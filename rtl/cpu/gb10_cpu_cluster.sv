==> flow/design.v <==
module gb10_cpu_cluster #(
    parameter int CORE_COUNT = 72,
    parameter int XLEN = 64
) (
    input  logic         clk_i,
    input  logic         rst_ni,
    output logic [63:0]  perf_counter_o,
    input  logic [63:0]  workload_hint_i
);
    typedef struct packed {
        logic active;
        logic [XLEN-1:0] pc;
        logic [XLEN-1:0] regs;
    } core_state_t;
    core_state_t core_state [CORE_COUNT];
    logic [63:0] perf_counter;
    always_ff @(posedge clk_i or negedge rst_ni) begin
        if (!rst_ni) begin
            perf_counter <= '0;
            for (int i = 0; i < CORE_COUNT; i++) begin
                core_state[i].active <= 1'b0;
                core_state[i].pc <= '0;
                core_state[i].regs <= '0;
            end
        end else begin
            perf_counter <= perf_counter + CORE_COUNT;
            for (int i = 0; i < CORE_COUNT; i++) begin
                core_state[i].active <= 1'b1;
                core_state[i].pc <= core_state[i].pc + workload_hint_i[5:0];
                core_state[i].regs <= core_state[i].regs + workload_hint_i;
            end
        end
    end
    assign perf_counter_o = perf_counter;
endmodule
-- Step by step through the tools: gb10_cpu_cluster
Tool output for the design above, in the order of the flow.
Line numbers count from 1 in the design file above.
Cell names lack the library's common part.
A cell with - has no value.
- design top: gb10_cpu_cluster
- clock input: clk_i
- cell library: sky130hd
- library corner: tt_025C_1v80

-- Elaborated design
Counts by Yosys on the flattened word-level netlist (proc, flatten, opt, wreduce; memories kept). Register bits leave out memories and registers merged into their read ports (data or address); mux counts leave out enables and synchronous resets folded into registers. Print and check cells are left out. Cells with the same type and inputs are merged into one.
- register bits after elaboration: 64
- input port bits at 66
- noted output and inout port bits: 64
- noted word-level cells: 2
- noted $add $sub $neg: 1
- operators with widths (kind ; count):
    64-bit by 7-bit adder with 64-bit output with constant B ; 1

-- Depth
Longest topological path by Yosys (ltp), each cell counted once; first at word level (registers and memories cut), then after technology mapping (sequential cells cut; the memories' decode and read muxes count).
- depth in word-level cells at 1
- ABC_AREA at 0
- mapped depth: 8
- mapped depth without buffers: 6

-- Mapped cells and area
Yosys stat after the flow's synthesis: flattened, memories mapped to cells. It holds for the ABC_AREA given above (unset counts as 0); a run with the other value may have another netlist.
- cells by type (cell ; count ; total area (µm²)):
    dfrtp_1 ; 61 ; 1.53E+03
    xnor2_1 ; 34 ; 297.786
    xor2_1 ; 25 ; 218.96
    nand4_1 ; 18 ; 112.608
    nand3_1 ; 21 ; 105.101
    nor2_1 ; 26 ; 97.594
    nand2_1 ; 25 ; 93.84
    and4_1 ; 5 ; 43.792
    and3_1 ; 5 ; 31.28
    buf_4 ; 4 ; 30.029
    nor3_1 ; 6 ; 30.029
    inv_1 ; 7 ; 26.275
    nor4_4 ; 1 ; 21.27
    nand3b_4 ; 1 ; 20.019
    and2_1 ; 3 ; 18.768
    nor4_1 ; 3 ; 18.768
    and4bb_2 ; 1 ; 12.512
    ha_1 ; 1 ; 12.512
Not listed: further types 10, cells in them 11.
- noted mapped cells: 258
- mapped area: 0.0027877 mm²
- area of sequential cells: 0.0015265 mm²
- mapped flip-flops: 61
- noted buffer cells: 6

-- Timing after synthesis
Source: OpenSTA report_checks on the synthesized netlist (no wires, ideal clock, input and output delay 20% of the period each), path of least setup slack; recovery checks are left aside. Register names are those of the netlist, which keeps one name where synthesis merged equal registers.
- kind: reg2reg
- start point: register perf_counter[3]
- end point: register perf_counter[51]
- noted period: 2.17 ns
- library setup time: 0.127 ns
- noted launch time at the first pin: 0.000 ns
- arrival time: 1.997 ns
- required time at 2.043 ns
- noted slack: 0.046 ns
- path delay: 2.124 ns
- driving pins on the path at 9
- noted buffers on the path: 2
- synthesis period reached: 2.124 ns
"path delay" = arrival - input delay + setup time.
"driving pins on the path" counts driving pins, that of a launching flip-flop among them; a cell with two outputs on the path counts twice.
"synthesis period reached" = period - worst setup slack (recovery checks aside). The figure is calculated, with input and output delays left at 20% of the set period.
Between the ends stands the longest chain of elaborated cells between them, by number of cells; it is not shown to be the way that was timed. Of several equally long chains one is given.
A line is the first line of the expression or statement that the cell stems from. Yosys adds cells for indexed reads and writes and turns some case tables into memories.
- cell sequence: dfrtp_1 ha_1 a21oi_1 or4_1 buf_2 and4b_1 buf_4 nand4_1 xnor2_1
- cells in the longest elaborated chain at 1
- elaborated cells between the ends (all ways): 1
- RTL lines with such cells at 1
- those cells by class: add/sub (1)
- RTL lines, path post-synthesis (what ; RTL line ; source):
    start, declared ; 16 ; logic [63:0] perf_counter;
    start, assigned ; 19 ; perf_counter <= '0;
    start, assigned ; 26 ; perf_counter <= perf_counter + CORE_COUNT;
    64-bit by 7-bit adder with 64-bit output ; 26 ;
    end, assigned ; 19 ;
    end, assigned ; 26 ;
    end, declared ; 16 ;

Below are 2 stored runs of the flow (Yosys, OpenROAD; platform sky130hd) on gb10_cpu_cluster, each with its settings, unordered. Constraints: input delay and output delay 20% of the set period each, output load 0.01 pF.

Stored run 1

==> flow/run.sh <==
#!/bin/bash
# the make line also repeats the synthesis and layout settings of config.mk as NAME=value (left out here)
make -C /OpenROAD-flow-scripts/flow DESIGN_CONFIG=/design/flow/config.mk WORK_HOME=/design/flow/orfs CLKGATE_MAP_FILE= finish
==> flow/config.mk <==
export PLATFORM = sky130hd
export DESIGN_NAME = gb10_cpu_cluster
export DESIGN_NICKNAME = gb10_cpu_cluster
export VERILOG_FILES = /design/flow/design.v
export SDC_FILE = /design/flow/constraint.sdc
export NUM_CORES = 4
export LEC_CHECK = 0
export CAP_MARGIN = 20
export CORE_MARGIN = 2
export CORE_UTILIZATION = 72
export SLEW_MARGIN = 20
==> flow/constraint.sdc <==
create_clock -name core_clock -period 2.32 [get_ports {clk_i}]
set_input_delay 0.4640 -clock core_clock [delete_from_list [all_inputs] [get_ports {clk_i}]]
set_output_delay 0.4640 -clock core_clock [all_outputs]
set_load 0.01 [all_outputs]

Stored run 1: no results, clock tree synthesis failed with DPL-0038.

Stored run 2

==> flow/run.sh <==
#!/bin/bash
# the make line also repeats the synthesis and layout settings of config.mk as NAME=value (left out here)
make -C /OpenROAD-flow-scripts/flow DESIGN_CONFIG=/design/flow/config.mk WORK_HOME=/design/flow/orfs CLKGATE_MAP_FILE= finish
==> flow/config.mk <==
export PLATFORM = sky130hd
export DESIGN_NAME = gb10_cpu_cluster
export DESIGN_NICKNAME = gb10_cpu_cluster
export VERILOG_FILES = /design/flow/design.v
export SDC_FILE = /design/flow/constraint.sdc
export NUM_CORES = 4
export LEC_CHECK = 0
export CAP_MARGIN = 20
export CELL_PAD_IN_SITES_GLOBAL_PLACEMENT = 3
export CORE_ASPECT_RATIO = 0.61
export CORE_MARGIN = 2
export CORE_UTILIZATION = 66
export CTS_CLUSTER_DIAMETER = 99
export MAX_ROUTING_LAYER = met5
export SETUP_SLACK_MARGIN = 0.34
export SLEW_MARGIN = 0
==> flow/constraint.sdc <==
create_clock -name core_clock -period 3.24 [get_ports {clk_i}]
set_input_delay 0.6480 -clock core_clock [delete_from_list [all_inputs] [get_ports {clk_i}]]
set_output_delay 0.6480 -clock core_clock [all_outputs]
set_load 0.01 [all_outputs]

Stored run 2: no results, placement failed with GPL-0301.
