==> flow/design.v <==
module gb10_gpu_core #(
    parameter int WARP_COUNT = 16,
    parameter int TENSOR_WIDTH = 256
) (
    input  logic        clk_i,
    input  logic        rst_ni,
    input  logic [63:0] command_i,
    output logic [63:0] tensor_result_o
);
    typedef struct packed {
        logic active;
        logic [15:0] warp_id;
        logic [63:0] accumulator;
    } warp_state_t;
    warp_state_t warps [WARP_COUNT];
    logic [63:0] tensor_accumulator;
    function automatic logic [63:0] tensor_mac(logic [63:0] a, logic [63:0] b);
        tensor_mac = (a * b) ^ (a + b);
    endfunction
    always_ff @(posedge clk_i or negedge rst_ni) begin
        if (!rst_ni) begin
            tensor_accumulator <= '0;
            for (int w = 0; w < WARP_COUNT; w++) begin
                warps[w].active <= 1'b0;
                warps[w].warp_id <= w;
                warps[w].accumulator <= '0;
            end
        end else begin
            for (int w = 0; w < WARP_COUNT; w++) begin
                warps[w].active <= 1'b1;
                warps[w].accumulator <= tensor_mac(warps[w].accumulator + command_i, TENSOR_WIDTH);
                tensor_accumulator <= tensor_accumulator + warps[w].accumulator;
            end
        end
    end
    assign tensor_result_o = tensor_accumulator;
endmodule
# From RTL to reports: gb10_gpu_core
# What the tools print for gb10_gpu_core, step after step.
# Line numbers count from 1 in the design file above.
# Not given: -
dict set report design {
  top_module {gb10_gpu_core}
  clock {clk_i}
  cell_library {sky130hd}
  corner {tt_025C_1v80}
}

# After elaboration
# Source: Yosys, flattened and elaborated, memories not mapped. Widths are those after wreduce; folded enables and synchronous resets count as part of the registers. Registers that Yosys merges into a memory's read port (data or address) are not register bits. Print and check cells do not count. Equal cells are merged and count once.
dict set report bits {
  mem_count 0
  latchBits 0
  ramBits 0
  ff_bits 65
  wordCells 6
  clocked_rd_ports_x_width 0
  romBits 0
}
dict set report op_classes {
  eq_ne 0
  muxes 0
  mul 0
  n_div 0
  reduce_and_logical 0
  add_sub_neg 3
  compare 0
  bitwise 1
  n_shift 0
}
# op n
set op_table {}
lappend op_table {{adder 64 x 1 -> 64 bit} 1}
lappend op_table {{adder 1 bit} 1}
lappend op_table {{adder 1 bit (second input constant)} 1}
lappend op_table {{XOR 1 bit (first input constant)} 1}

# Logic depth
# Depth = most cells in a row (Yosys ltp): at word level without a register or memory, in the mapped netlist without a sequential cell, where the memories' decode and read muxes count.
dict set report depth {
  depth_word 3
  ABC_AREA 0
  mapped_depth 8
}

# Mapped cells and area
# Yosys stat after the flow's synthesis: flattened, memories mapped to cells. It holds for the ABC_AREA given above (unset counts as 0); a run with the other value may have another netlist.
# type n
set by_type {}
lappend by_type {sky130_fd_sc_hd__dfrtp_1 65}
lappend by_type {sky130_fd_sc_hd__xor2_1 34}
lappend by_type {sky130_fd_sc_hd__xnor2_1 28}
lappend by_type {sky130_fd_sc_hd__nand4_1 22}
lappend by_type {sky130_fd_sc_hd__nand3_1 18}
lappend by_type {sky130_fd_sc_hd__nor2_1 23}
lappend by_type {sky130_fd_sc_hd__nand2_1 19}
lappend by_type {sky130_fd_sc_hd__nor4_1 10}
lappend by_type {sky130_fd_sc_hd__and3_1 9}
lappend by_type {sky130_fd_sc_hd__nor3_1 11}
lappend by_type {sky130_fd_sc_hd__nor3_4 2}
lappend by_type {sky130_fd_sc_hd__inv_1 7}
lappend by_type {sky130_fd_sc_hd__ha_1 2}
lappend by_type {sky130_fd_sc_hd__nand4_4 1}
lappend by_type {sky130_fd_sc_hd__nor4_4 1}
lappend by_type {sky130_fd_sc_hd__nand3_2 2}
lappend by_type {sky130_fd_sc_hd__and4_1 2}
lappend by_type {sky130_fd_sc_hd__nand3_4 1}
# Not listed: further types 14, cells in them 15.
dict set report synth_totals {
  ffs 65
  mapped_area_um2 3040.4
  mapped_cells 272
  seq_area_um2 1626.6
  buffers 1
}

# Worst setup path after synthesis
# Source: OpenSTA report_checks on the synthesized netlist (no wires, ideal clock, input and output delay 20% of the period each), path of least setup slack; recovery checks are left aside. Register names are those of the netlist, which keeps one name where synthesis merged equal registers.
dict set report synth_path {
  path_kind {register -> register}
  startpoint {reg tensor_accumulator[0]}
  endpoint {reg tensor_accumulator[26]}
  n_path_buf 0
  launch_ns 0.000
  setup_ns 0.126
  setup_slack_ns 1.955
  arrival_time_ns 2.089
  path_delay_ns 2.215
  driving_pins 8
  clock_period_ns 4.17
  period_less_setup_slack_ns 2.215
}
# "path_delay_ns" is the arrival time less input delay plus setup time.
# "driving_pins": output pins that drive a net of the path, with the launching flip-flop's if there is one; two outputs of one cell count as two.
# "period_less_setup_slack_ns" is the clock period less the worst setup slack; recovery checks do not enter. This is arithmetic on one report: input and output delays are still those of the set period (20% each).
# Between the ends stands the longest chain of elaborated cells between them, by number of cells; it is not shown to be the way that was timed. Of several equally long chains one is given.
# Each line given opens the expression or statement behind the cell; cells for indexed reads and writes are added by Yosys, which also makes memories of some case tables.
dict set report synth_between {
  cell_sequence {sky130_fd_sc_hd__dfrtp_1 -> sky130_fd_sc_hd__ha_1 -> sky130_fd_sc_hd__ha_1 -> sky130_fd_sc_hd__nand3_2 -> sky130_fd_sc_hd__nor3_4 -> sky130_fd_sc_hd__or3b_4 -> sky130_fd_sc_hd__or3_4 -> sky130_fd_sc_hd__xnor2_2}
  elab_chain_len 1
  cells_between 1
  cone_classes {add/sub (1)}
}
# item line_no
set synth_lines {}
lappend synth_lines {{from (decl)} 16} ;# logic [63:0] tensor_accumulator;
lappend synth_lines {{from (assign)} 22} ;# tensor_accumulator <= '0;
lappend synth_lines {{from (assign)} 32} ;# tensor_accumulator <= tensor_accumulator + warps[w].accumulator;
lappend synth_lines {{adder 64 x 1 -> 64 bit} 32}
lappend synth_lines {{to (assign)} 22}
lappend synth_lines {{to (assign)} 32}
lappend synth_lines {{to (decl)} 16}

# Worst path after layout
# Path of least setup slack in the final report of stored run 1 (OpenROAD, finished layout, wires in). Where an end is a register, its clock arrival counts in the times.
dict set report layout_path {
  path_kind {register -> register}
  startpoint {reg (no name shown)}
  endpoint {reg tensor_accumulator[23]}
  setup_slack_ns -0.21
  clock_period_ns 1.76
  arrival_time_ns 2.19
  n_path_buf 2
  launch_ns 0.34
  setup_ns 0.11
  driving_pins 9
}
# Between the ends stands the longest chain of elaborated cells between them, by number of cells; it is not shown to be the way that was timed. Of several equally long chains one is given.
dict set report layout_between {
  cell_sequence {sky130_fd_sc_hd__dfrtp_1 -> sky130_fd_sc_hd__ha_4 -> sky130_fd_sc_hd__nand4_1 -> sky130_fd_sc_hd__buf_4 -> sky130_fd_sc_hd__or3_4 -> sky130_fd_sc_hd__nor3_4 -> sky130_fd_sc_hd__buf_4 -> sky130_fd_sc_hd__nand4_1 -> sky130_fd_sc_hd__xnor2_1}
  elab_chain_len 1
  cells_between 1
  cone_classes {add/sub (1)}
}
# item line_no
set layout_lines {}
lappend layout_lines {{adder 64 x 1 -> 64 bit} 32} ;# tensor_accumulator <= tensor_accumulator + warps[w].accumulator;
lappend layout_lines {{to (assign)} 22} ;# tensor_accumulator <= '0;
lappend layout_lines {{to (assign)} 32}
lappend layout_lines {{to (decl)} 16} ;# logic [63:0] tensor_accumulator;

--- measured runs ---
Module gb10_gpu_core, platform sky130hd: 2 stored runs of the flow (Yosys, OpenROAD) with differing settings, in no particular order. Input and output delays are each 20% of the period that was set; the output load is 0.01 pF.
"timing.achieved_period_ns" means the clock period less the worst setup slack. The figure is calculated, with input and output delays left at 20% of the set period.
"worstPathTime_ns" means the part of the period allowed to the worst setup path (the constraints hold back 20% at inputs and 20% at outputs) less its slack; where the path has registers, the arrival times of their clocks count too.
By "fin_power_mw" is meant OpenSTA's value without simulated activity: inputs other than the clock are taken to toggle once in ten clock periods, and the tool carries that through the logic.

[flow] stored run 1: files
==> flow/run.sh <==
#!/bin/bash
# the make line also repeats the synthesis and layout settings of config.mk as NAME=value (left out here)
make -C /OpenROAD-flow-scripts/flow DESIGN_CONFIG=/design/flow/config.mk WORK_HOME=/design/flow/orfs CLKGATE_MAP_FILE= finish
==> flow/config.mk <==
export PLATFORM = sky130hd
export DESIGN_NAME = gb10_gpu_core
export DESIGN_NICKNAME = gb10_gpu_core
export VERILOG_FILES = /design/flow/design.v
export SDC_FILE = /design/flow/constraint.sdc
export NUM_CORES = 4
export LEC_CHECK = 0
export CAP_MARGIN = 20
export CELL_PAD_IN_SITES_DETAIL_PLACEMENT = 2
export CELL_PAD_IN_SITES_GLOBAL_PLACEMENT = 3
export CORE_MARGIN = 2
export CORE_UTILIZATION = 16
export MAX_ROUTING_LAYER = met5
export MIN_ROUTING_LAYER = met1
export SETUP_SLACK_MARGIN = 0.13
export SLEW_MARGIN = 20
export TNS_END_PERCENT = 25
==> flow/constraint.sdc <==
create_clock -name core_clock -period 1.76 [get_ports {clk_i}]
set_input_delay 0.3520 -clock core_clock [delete_from_list [all_inputs] [get_ports {clk_i}]]
set_output_delay 0.3520 -clock core_clock [all_outputs]
set_load 0.01 [all_outputs]

[flow] stored run 1: metrics
[metrics] post_synth_area_um2 = 3040.4
[metrics] tns_setup_ns = -2.465
[metrics] timing.achieved_period_ns = 1.971
[metrics] die_um2 = 20121.4
[metrics] worstPathTime_ns = 1.97
[metrics] critical_path_kind = register -> register
[metrics] final_util_frac = 0.293
[metrics] layout_stdcell_area_um2 = 5486.5
[metrics] fin_power_mw = 4.274
[metrics] final_setup_ws_ns = -0.211

[flow] stored run 2: files
==> flow/run.sh <==
#!/bin/bash
# the make line also repeats the synthesis and layout settings of config.mk as NAME=value (left out here)
make -C /OpenROAD-flow-scripts/flow DESIGN_CONFIG=/design/flow/config.mk WORK_HOME=/design/flow/orfs CLKGATE_MAP_FILE= finish
==> flow/config.mk <==
export PLATFORM = sky130hd
export DESIGN_NAME = gb10_gpu_core
export DESIGN_NICKNAME = gb10_gpu_core
export VERILOG_FILES = /design/flow/design.v
export SDC_FILE = /design/flow/constraint.sdc
export NUM_CORES = 4
export LEC_CHECK = 0
export CAP_MARGIN = 10
export CORE_ASPECT_RATIO = 1.18
export CORE_MARGIN = 2
export CORE_UTILIZATION = 29
export CTS_CLUSTER_DIAMETER = 124
export PLACE_DENSITY = 0.86
export SETUP_SLACK_MARGIN = -0.19
export SLEW_MARGIN = 20
export TNS_END_PERCENT = 25
==> flow/constraint.sdc <==
create_clock -name core_clock -period 3.02 [get_ports {clk_i}]
set_input_delay 0.6040 -clock core_clock [delete_from_list [all_inputs] [get_ports {clk_i}]]
set_output_delay 0.6040 -clock core_clock [all_outputs]
set_load 0.01 [all_outputs]

[flow] stored run 2: metrics
[metrics] post_synth_area_um2 = 3040.4
[metrics] tns_setup_ns = 0.000
[metrics] timing.achieved_period_ns = 2.389
[metrics] die_um2 = 11322.0
[metrics] worstPathTime_ns = 2.39
[metrics] critical_path_kind = register -> register
[metrics] final_util_frac = 0.406
[metrics] layout_stdcell_area_um2 = 4150.2
[metrics] fin_power_mw = 2.152
[metrics] final_setup_ws_ns = 0.631
--- end ---
